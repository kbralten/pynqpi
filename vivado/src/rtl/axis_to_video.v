==> flow/design.v <==
module axis_to_video #(
    parameter STREAM_WIDTH = 24,   
    parameter VIDEO_DATA_WIDTH = 24   
)(
    (* X_INTERFACE_INFO = "xilinx.com:signal:clock:1.0 video_clk CLK" *)
    (* X_INTERFACE_PARAMETER = "ASSOCIATED_BUSIF s_axis, ASSOCIATED_RESET resetn, FREQ_HZ 74250000" *)
    input wire video_clk,            
    (* X_INTERFACE_INFO = "xilinx.com:signal:reset:1.0 resetn RST" *)
    (* X_INTERFACE_PARAMETER = "POLARITY ACTIVE_LOW" *)
    input wire resetn,
    (* X_INTERFACE_INFO = "xilinx.com:interface:axis:1.0 s_axis TDATA" *)
    input wire [STREAM_WIDTH-1:0] s_axis_tdata,
    (* X_INTERFACE_INFO = "xilinx.com:interface:axis:1.0 s_axis TVALID" *)
    input wire s_axis_tvalid,
    (* X_INTERFACE_INFO = "xilinx.com:interface:axis:1.0 s_axis TREADY" *)
    output wire s_axis_tready,
    (* X_INTERFACE_INFO = "xilinx.com:interface:axis:1.0 s_axis TUSER" *)
    input wire s_axis_tuser,         
    (* X_INTERFACE_INFO = "xilinx.com:interface:axis:1.0 s_axis TLAST" *)
    (* X_INTERFACE_PARAMETER = "TUSER_WIDTH 1, HAS_TREADY 1, HAS_TKEEP 0, HAS_TLAST 1" *)
    input wire s_axis_tlast,         
    input wire vtc_fsync,            
    input wire vtc_active_video,     
    input wire vtc_hsync,
    input wire vtc_vsync,
    output reg [VIDEO_DATA_WIDTH-1:0] vid_data,
    output reg vid_hsync,
    output reg vid_vsync,
    output reg vid_active_video
);
    localparam UNLOCKED = 2'b00;
    localparam WAIT_FSYNC = 2'b01;
    localparam LOCKED = 2'b10;
    reg [1:0] state;
    reg frame_pending;
    reg vtc_fsync_d1, vtc_fsync_d2;
    reg vtc_active_d1;
    reg vtc_hsync_d1, vtc_vsync_d1;
    wire vtc_fsync_rising;
    reg [VIDEO_DATA_WIDTH-1:0] pixel_data_r;
    wire [VIDEO_DATA_WIDTH-1:0] pixel_swapped;
    assign pixel_swapped = {pixel_data_r[23:16], pixel_data_r[7:0], pixel_data_r[15:8]};
    always @(posedge video_clk) begin
        vtc_fsync_d1 <= vtc_fsync;
        vtc_fsync_d2 <= vtc_fsync_d1;
        vtc_active_d1 <= vtc_active_video;
        vtc_hsync_d1 <= vtc_hsync;
        vtc_vsync_d1 <= vtc_vsync;
    end
    assign vtc_fsync_rising = vtc_fsync_d1 & ~vtc_fsync_d2;
    always @(posedge video_clk) begin
        if (!resetn) begin
            pixel_data_r <= {VIDEO_DATA_WIDTH{1'b0}};
        end else if (s_axis_tready && s_axis_tvalid) begin
            pixel_data_r <= s_axis_tdata;
        end
    end
    always @(posedge video_clk) begin
        if (!resetn) begin
            state <= UNLOCKED;
            frame_pending <= 1'b0;
        end else begin
            case (state)
                UNLOCKED: begin
                    if (s_axis_tvalid && s_axis_tuser) begin
                        frame_pending <= 1'b1;
                        state <= WAIT_FSYNC;
                    end
                end
                WAIT_FSYNC: begin
                    if (vtc_fsync_rising) begin
                        state <= LOCKED;
                        frame_pending <= 1'b0;
                    end
                    if (!s_axis_tvalid) begin
                        state <= UNLOCKED;
                        frame_pending <= 1'b0;
                    end
                end
                LOCKED: begin
                    if (!s_axis_tvalid) begin
                        state <= UNLOCKED;
                    end
                    if (s_axis_tvalid && s_axis_tuser) begin
                        frame_pending <= 1'b1;
                    end
                    if (vtc_fsync_rising) begin
                        frame_pending <= 1'b0;
                    end
                end
                default: state <= UNLOCKED;
            endcase
        end
    end
    always @(posedge video_clk) begin
        if (!resetn) begin
            vid_data <= {VIDEO_DATA_WIDTH{1'b0}};
            vid_hsync <= 1'b0;
            vid_vsync <= 1'b0;
            vid_active_video <= 1'b0;
        end else begin
            vid_hsync <= vtc_hsync_d1;
            vid_vsync <= vtc_vsync_d1;
            vid_active_video <= vtc_active_d1;
            if (vtc_active_d1) begin
                vid_data <= pixel_swapped;
            end else begin
                vid_data <= {VIDEO_DATA_WIDTH{1'b0}};   
            end
        end
    end
    assign s_axis_tready = (state == UNLOCKED) || ((state == LOCKED) && vtc_active_video);
endmodule
# [From RTL to reports: axis_to_video]
# The steps from the RTL of axis_to_video to its reports follow in flow order.
# Line numbers count from 1 in the design file above.
# Operators carry their Yosys type and port widths (W data, S select, Z words).
# Not given: -
[design] top="axis_to_video" clock_port="video_clk" lib="sky130hd" corner="tt_025C_1v80"

# [Word level]
# Yosys after proc, flatten, opt, wreduce and memory -nomap, before mapping. Memory bits, and registers merged into a memory's read port (data or address), are not among the register bits. Print and check cells are not counted. Equal cells are merged and count once.
[word_totals] ff_bits=58 out_inout_bits=28 in_bits=33
[classes] bitwise=2 reduce_and_logical=7 n_eq=5 muxes=5
[op_table] operator="$mux W2" n=4
[op_table] operator="$pmux W2 S3" n=1
[op_table] operator="$ne A2 B2 Y1 const B" n=2
[op_table] operator="$logic_and A1 B1 Y1" n=3
[op_table] operator="$ne A3 B3 Y1 const B" n=1
[op_table] operator="$reduce_and A3 Y1" n=1
[op_table] operator="$eq A2 B1 Y1 const B" n=1
[op_table] operator="$eq A2 B2 Y1 const B" n=1
[op_table] operator="$logic_not A2 Y1" n=1
[op_table] operator="$reduce_and A2 Y1" n=1
[op_table] operator="$and A1 B1 Y1" n=1
[op_table] operator="$logic_or A1 B1 Y1" n=1
[op_table] operator="$not A1 Y1" n=1

# [Depth]
# Yosys ltp: most cells in a row. Word level: on the elaborated netlist, between registers, memories and ports. Mapped: between sequential cells and ports; inverters and the memories' decode and read muxes count.
[logic_depth] depth_word=5 abc_area=0 depth_mapped=5

# [Mapped cells and area]
# Source: synth_stat.txt of the flow (Yosys; design flattened, memories mapped). It holds for the ABC_AREA given above (unset counts as 0); a run with the other value may have another netlist.
[synth_totals] buf_cells=13 mapped_area_um2=1935.6 ffs=59 mapped_cells=185 seqArea_um2=1181.1
[types] type="sky130_fd_sc_hd__dfxtp_1" n=59
[types] type="sky130_fd_sc_hd__mux2i_1" n=24
[types] type="sky130_fd_sc_hd__nand2_1" n=52
[types] type="sky130_fd_sc_hd__and3_1" n=24
[types] type="sky130_fd_sc_hd__buf_12" n=2
[types] type="sky130_fd_sc_hd__clkbuf_1" n=8
[types] type="sky130_fd_sc_hd__and2_1" n=3
[types] type="sky130_fd_sc_hd__buf_6" n=1
[types] type="sky130_fd_sc_hd__buf_2" n=2
[types] type="sky130_fd_sc_hd__o21ai_0" n=2
[types] type="sky130_fd_sc_hd__o21ba_2" n=1
[types] type="sky130_fd_sc_hd__and2_4" n=1
[types] type="sky130_fd_sc_hd__a21o_1" n=1
[types] type="sky130_fd_sc_hd__inv_1" n=2
[types] type="sky130_fd_sc_hd__a31oi_1" n=1
[types] type="sky130_fd_sc_hd__a21oi_1" n=1
[types] type="sky130_fd_sc_hd__nor2_1" n=1

# [Timing after synthesis]
# Source: OpenSTA report_checks on the synthesized netlist (no wires, ideal clock, input and output delay 20% of the period each), path of least setup slack; recovery checks are left aside. Register names are those of the netlist, which keeps one name where synthesis merged equal registers.
[synth_path] path_kind="register -> register" start="register state" end="register pixel_data_r[0]" launch_ns=0.000 arrival_ns=1.021 setup_time_ns=0.118 path_slack_ns=0.251 path_stages=6 path_delay_ns=1.139 clock_period_ns=1.39 synth_period_reached_ns=1.139
# "path_delay_ns" is the arrival time less input delay plus setup time.
# "path_stages": output pins that drive a net of the path, with the launching flip-flop's if there is one; two outputs of one cell count as two.
# "synth_period_reached_ns" is the clock period less the worst setup slack; recovery checks do not enter. This is arithmetic on one report: input and output delays are still those of the set period (20% each).
# An end named without its bit number is one bit of that signal or, where synthesis recoded a state register, one of its new flip-flops.
# At most two assigning lines are given for a register; there are more.
[synth_via] cell_sequence="sky130_fd_sc_hd__dfxtp_1 > sky130_fd_sc_hd__a21o_1 > sky130_fd_sc_hd__and2_4 > sky130_fd_sc_hd__buf_6 > sky130_fd_sc_hd__buf_12 > sky130_fd_sc_hd__mux2i_1"
[synth_rtl] element="from (decl)" line=34 text="reg [1:0] state;"
[synth_rtl] element="from (assign)" line=60 text="state <= UNLOCKED;"
[synth_rtl] element="from (assign)" line=67 text="state <= WAIT_FSYNC;"
[synth_rtl] element="to (assign)" line=53 text="pixel_data_r <= {VIDEO_DATA_WIDTH{1'b0}};"
[synth_rtl] element="to (assign)" line=55 text="pixel_data_r <= s_axis_tdata;"
[synth_rtl] element="to (decl)" line=40 text="reg [VIDEO_DATA_WIDTH-1:0] pixel_data_r;"
# Chain of elaborated cells between the ends: none given.
# Nets of the timed path that keep an RTL name, with a line that drives or declares them; the list need not be complete.
[synth_named_nets] signal="s_axis_tready" line=112 text="assign s_axis_tready = (state == UNLOCKED) || ((state == LOCKED) && vtc_active_video);"

# [Worst path after layout]
# Path of least setup slack in the final report of stored run 1 (OpenROAD, finished layout, wires in). Where an end is a register, its clock arrival counts in the times.
[layout_path] path_kind="input -> output" start="input vtc_active_video" end="output s_axis_tready" arrival_ns=1.60 path_slack_ns=0.28 path_stages=3 clock_period_ns=2.34 input_delay_ns=0.47 launch_ns=0.47
# Between the ends stands the longest chain of elaborated cells between them, by number of cells; it is not shown to be the way that was timed. Of several equally long chains one is given.
# Each line given opens the expression or statement behind the cell; cells for indexed reads and writes are added by Yosys, which also makes memories of some case tables.
[layout_via] cell_sequence="sky130_fd_sc_hd__clkdlybuf4s50_1 > sky130_fd_sc_hd__a21o_1 > sky130_fd_sc_hd__clkdlybuf4s50_1" elab_chain_cells=2 cone_cells=2 lines_between=1 cone_classes="2 x reduce/logical"
[layout_rtl] element="from (decl)" line=23 text="input wire vtc_active_video,"
[layout_rtl] element="$logic_and A1 B1 Y1" line=112 text="assign s_axis_tready = (state == UNLOCKED) || ((state == LOCKED) && vtc_active_video);"
[layout_rtl] element="$logic_or A1 B1 Y1" line=112
[layout_rtl] element="to (decl)" line=16 text="output wire s_axis_tready,"

# 2 stored runs of axis_to_video in the flow (synthesis by Yosys, layout by OpenROAD, sky130hd cells), in arbitrary order. Constraints: input delay and output delay 20% of the set period each, output load 0.01 pF.
# "worst_setup_path_time_ns" is the time allowed to the run's worst setup path (the clock period less input and output delay, where it has them) less its slack. Clock arrival times count: a late capture clock shortens it, a late launch clock lengthens it.
run="stored run 1" settings period_ns=2.34 CORE_UTILIZATION=21 PLACE_DENSITY=0.77 HOLD_SLACK_MARGIN=0.12 CELL_PAD_IN_SITES_DETAIL_PLACEMENT=1 CTS_CLUSTER_SIZE=71 CTS_CLUSTER_DIAMETER=324 CAP_MARGIN=10 CORE_MARGIN=2 SLEW_MARGIN=20
run="stored run 1" results finish.utilization_pct=30.5 die_um2=10001.0 synthArea_um2=1935.6 ws_setup_ns=0.277 worst_setup_path_time_ns=1.13 path_kind="input -> output"
run="stored run 2" settings period_ns=1.02 CORE_UTILIZATION=41 SETUP_SLACK_MARGIN=-0.04 PLACE_DENSITY_LB_ADDON=0.16 CORE_ASPECT_RATIO=1.2 CTS_CLUSTER_DIAMETER=208 SLEW_MARGIN=0 MAX_ROUTING_LAYER="met4" CAP_MARGIN=20 CORE_MARGIN=2
run="stored run 2" results worst_setup_path_time_ns=1.15 path_kind="register -> register" die_um2=5288.6 synthArea_um2=1935.6 ws_setup_ns=-0.126 finish.utilization_pct=60.6
